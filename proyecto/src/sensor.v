==> flow/design.v <==
module sensor (
input clk,
input echo_pin,
output reg [SIZE-1:0] echo_counter, 	 
output reg trig_pin
);
parameter lim_entre_medidas = 24'd12500000;  
parameter lim_trigger = 24'd500;  
parameter SIZE = $clog2(lim_entre_medidas);   
reg [SIZE-1:0] counter_1 ; 	 
reg [SIZE-1:0] counter_2 ; 	 
reg [SIZE-1:0] counter_3 ; 	 
initial
begin
    counter_1 = 'd0;
    counter_2 = 'd0;
    counter_3 = 'd0;
end
 always@(posedge clk)
 begin
		if (echo_pin)
			begin
				counter_1 <= counter_1 + 1;		
			end else begin
				echo_counter <= counter_1;
				counter_1 <= 'd0;
			end
		if (counter_2 == lim_entre_medidas)
			begin
				counter_2 <= 'd0;
				trig_pin <= 'b1;				
			end else begin
				counter_2 <= counter_2 + 1;
			end
		if (counter_3 == lim_trigger)
			begin
				trig_pin <= 'b0;
				counter_3 <= 'b0;
			end else begin
				counter_3 <= counter_3 + 1;
			end
 end
endmodule
### Tool chain data of sensor

The steps from the RTL of sensor to its reports follow in flow order.
Line numbers count from 1 in the design file above.
Operators: Yosys type, input widths -> output width; for muxes data width and select width s.
Library cell names are shortened.
Not given: -

| inputs | value |
|---|---|
| design top | sensor |
| clock input | clk |
| library | sky130hd |
| library corner | tt_025C_1v80 |

### Word-level counts

Yosys after proc, flatten, opt, wreduce and memory -nomap, before mapping. Enables and synchronous resets that opt folds into registers are not counted as muxes. Memory bits, and registers merged into a memory's read port (data or address), are not among the register bits. Print and check cells are not counted. Equal cells are merged and count once.

| bit counts | value |
|---|---|
| bits of input ports | 2 |
| clocked read ports x word width | 0 |
| memory cells | 0 |
| memory bits (writable) | 0 |
| cells after elaboration | 10 |
| latch bits | 0 |
| bits in registers | 97 |
| output and inout bits | 25 |
| memory bits (read-only) | 0 |

| cells by class | value |
|---|---|
| multipliers | 0 |
| bitwise gates (word level) | 0 |
| div/mod/pow operators | 0 |
| $lt $le $gt $ge | 0 |
| add/sub/neg operators | 3 |
| shift operators | 0 |
| eq/ne operators | 2 |
| multiplexer cells | 0 |
| reductions and logical operators | 0 |

Operators by type and width:

| kind | number |
|---|---|
| $add 24x1->24 const B | 3 |
| $eq 24x24->1 const B | 1 |
| $eq 24x9->1 const B | 1 |

### Longest topological paths

Depth = most cells in a row (Yosys ltp): at word level without a register or memory, in the mapped netlist without a sequential cell, where the memories' decode and read muxes count.

| depth | value |
|---|---|
| word-level depth | 1 |
| ABC_AREA | 0 |
| depth in mapped cells | 7 |
| mapped depth without buffers | 6 |

### Synthesis result

The flow's flattened synthesis, as Yosys stat reports it; memories are mapped. The netlist is that of the ABC_AREA named above (0 if unset); the other value can give another one.
The area totals of this step are shown rounded.

| mapped netlist | value |
|---|---|
| buffers | 7 |
| area of sequential cells | 2200 um2 |
| cells in the netlist | 368 |
| chip area (Yosys) | 3900 um2 |
| mapped flip-flops | 97 |

Cell types:

| cell | number | area in all (um2) |
|---|---|---|
| dfxtp_1 | 73 | 1.46E+03 |
| edfxtp_1 | 24 | 720.691 |
| xnor2_1 | 32 | 280.269 |
| xor2_1 | 16 | 140.134 |
| nand4_1 | 20 | 125.12 |
| nor2_1 | 33 | 123.869 |
| nand2_1 | 26 | 97.594 |
| nand3_1 | 17 | 85.082 |
| or4_1 | 11 | 82.579 |
| nor4_1 | 12 | 75.072 |
| o31ai_1 | 10 | 75.072 |
| a21oi_1 | 14 | 70.067 |
| and4_1 | 8 | 70.067 |
| ha_1 | 5 | 62.56 |
| and3_1 | 8 | 50.048 |
| inv_1 | 12 | 45.043 |
| nor3_1 | 9 | 45.043 |
| o21ai_0 | 8 | 40.038 |

Not listed: further types 16, cells in them 30.

### Worst setup path after synthesis

Path of least setup slack by OpenSTA after synthesis, without wires, with an ideal clock, recovery checks aside; 20% of the period is set as input and as output delay. Where synthesis merged equal registers, the netlist keeps one of their names.

| timing after synthesis | value |
|---|---|
| kind | register to register |
| start | register counter_1[5] |
| end | register counter_1[21] |
| arrival time | 1.840 ns |
| setup slack | 0.000 ns |
| data required time | 1.840 ns |
| period | 1.91 ns |
| stages on the path | 6 |
| path delay | 1.910 ns |
| buffers on the path | 1 |
| launch time at the first pin | 0.000 ns |
| library setup time | 0.070 ns |
| synthesis period reached | 1.91 ns |

"path delay" is the arrival time less input delay plus setup time.
"stages on the path" counts driving pins, that of a launching flip-flop among them; a cell with two outputs on the path counts twice.
"synthesis period reached" is the clock period less the worst setup slack; recovery checks do not enter. This is arithmetic on one report: input and output delays are still those of the set period (20% each).
Between the ends stands the longest chain of elaborated cells between them, by number of cells; it is not shown to be the way that was timed. Of several equally long chains one is given.
A line is the first line of the expression or statement that the cell stems from. Yosys adds cells for indexed reads and writes and turns some case tables into memories.

| between the ends, after synthesis | value |
|---|---|
| path through | dfxtp_1 -> nand4_2 -> or4_4 -> buf_6 -> or4_1 -> a21oi_1 |
| cells in the longest elaborated chain | 1 |
| elaborated cells on any way between the ends | 1 |
| source lines of those cells | 1 |
| those cells by class | 1 x add/sub |

Ends and longest elaborated chain, after synthesis:

| item | line | source |
|---|---|---|
| start, declared | 10 | `reg [SIZE-1:0] counter_1 ;` |
| start, assigned | 23 | `counter_1 <= counter_1 + 1;` |
| start, assigned | 26 | `counter_1 <= 'd0;` |
| $add 24x1->24 | 23 |  |
| end, assigned | 23 |  |
| end, assigned | 26 |  |
| end, declared | 10 |  |

### Path in the finished layout

From the final timing report of run 1: the path of least setup slack in the routed layout; clock arrival at registers is part of the times.

| timing after layout | value |
|---|---|
| kind | register to register |
| start | register counter_2[22] |
| end | register trig_pin |
| buffers on the path | 1 |
| launch time at the first pin | 0.35 ns |
| data required time | 1.80 ns |
| period | 1.5 ns |
| arrival time | 2.06 ns |
| setup slack | -0.26 ns |
| library setup time | 0.05 ns |
| stages on the path | 6 |

Between the ends stands the longest chain of elaborated cells between them, by number of cells; it is not shown to be the way that was timed. Of several equally long chains one is given.

| between the ends, after layout | value |
|---|---|
| path through | dfxtp_2 -> or4b_4 -> or4_4 -> nor2_4 -> buf_12 -> o21ba_2 |
| cells in the longest elaborated chain | 1 |
| elaborated cells on any way between the ends | 1 |
| source lines of those cells | 1 |
| those cells by class | 1 x eq/ne |

Ends and longest elaborated chain, after layout:

| item | line | source |
|---|---|---|
| start, declared | 11 | `reg [SIZE-1:0] counter_2 ;` |
| start, assigned | 30 | `counter_2 <= 'd0;` |
| start, assigned | 33 | `counter_2 <= counter_2 + 1;` |
| $eq 24x24->1 | 28 | `if (counter_2 == lim_entre_medidas)` |
| end, assigned | 31 | `trig_pin <= 'b1;` |
| end, assigned | 37 | `trig_pin <= 'b0;` |
| end, declared | 5 | `output reg trig_pin` |

Memo
Re: implementation data of sensor

Measured results for sensor: 2 stored runs of the Yosys and OpenROAD flow on sky130hd. The settings differ; the order carries no meaning. The constraints put input and output delay at 20% of the set period each and load the outputs with 0.01 pF.
"worst path time" is the time allowed to the run's worst setup path (the clock period less input and output delay, where it has them) less its slack. Clock arrival times count: a late capture clock shortens it, a late launch clock lengthens it.
"power consumption" rests on the timing tool's default activity at the inputs, not on a simulated workload.
Measured values are rounded.
Settings: -- = not set for that run.

| setting or result | run 1 | run 2 |
|---|---|---|
| period_ns | 1.5 | 1.79 |
| CORE_UTILIZATION | 15 | 62 |
| PLACE_DENSITY_LB_ADDON | 0.12 | -- |
| TNS_END_PERCENT | 90 | -- |
| CTS_CLUSTER_SIZE | 56 | -- |
| CAP_MARGIN | 0 | 20 |
| SLEW_MARGIN | 5 | 0 |
| MIN_ROUTING_LAYER | met2 | -- |
| MAX_ROUTING_LAYER | met5 | -- |
| CORE_MARGIN | 2 | 2 |
| SETUP_SLACK_MARGIN | -- | 0.07 |
| CORE_ASPECT_RATIO | -- | 1.95 |
| GPL_ROUTABILITY_DRIVEN | -- | 1 |
| mapped cell area after synthesis (um2) | 3900 | 3900 |
| area of the die (um2) | 27000 | 6900 |
| utilization after routing | 0.24 | 0.84 |
| smallest setup slack (ns) | -0.26 | 0.012 |
| sum of negative setup slack (ns) | -5.3 | 0.000 |
| lowest hold slack (ns) | 0.46 | 0.46 |
| power consumption (mW) | 5.2 | 4.2 |
| worst path time (ns) | 1.76 | 1.78 |
| critical path type | register to register | register to register |
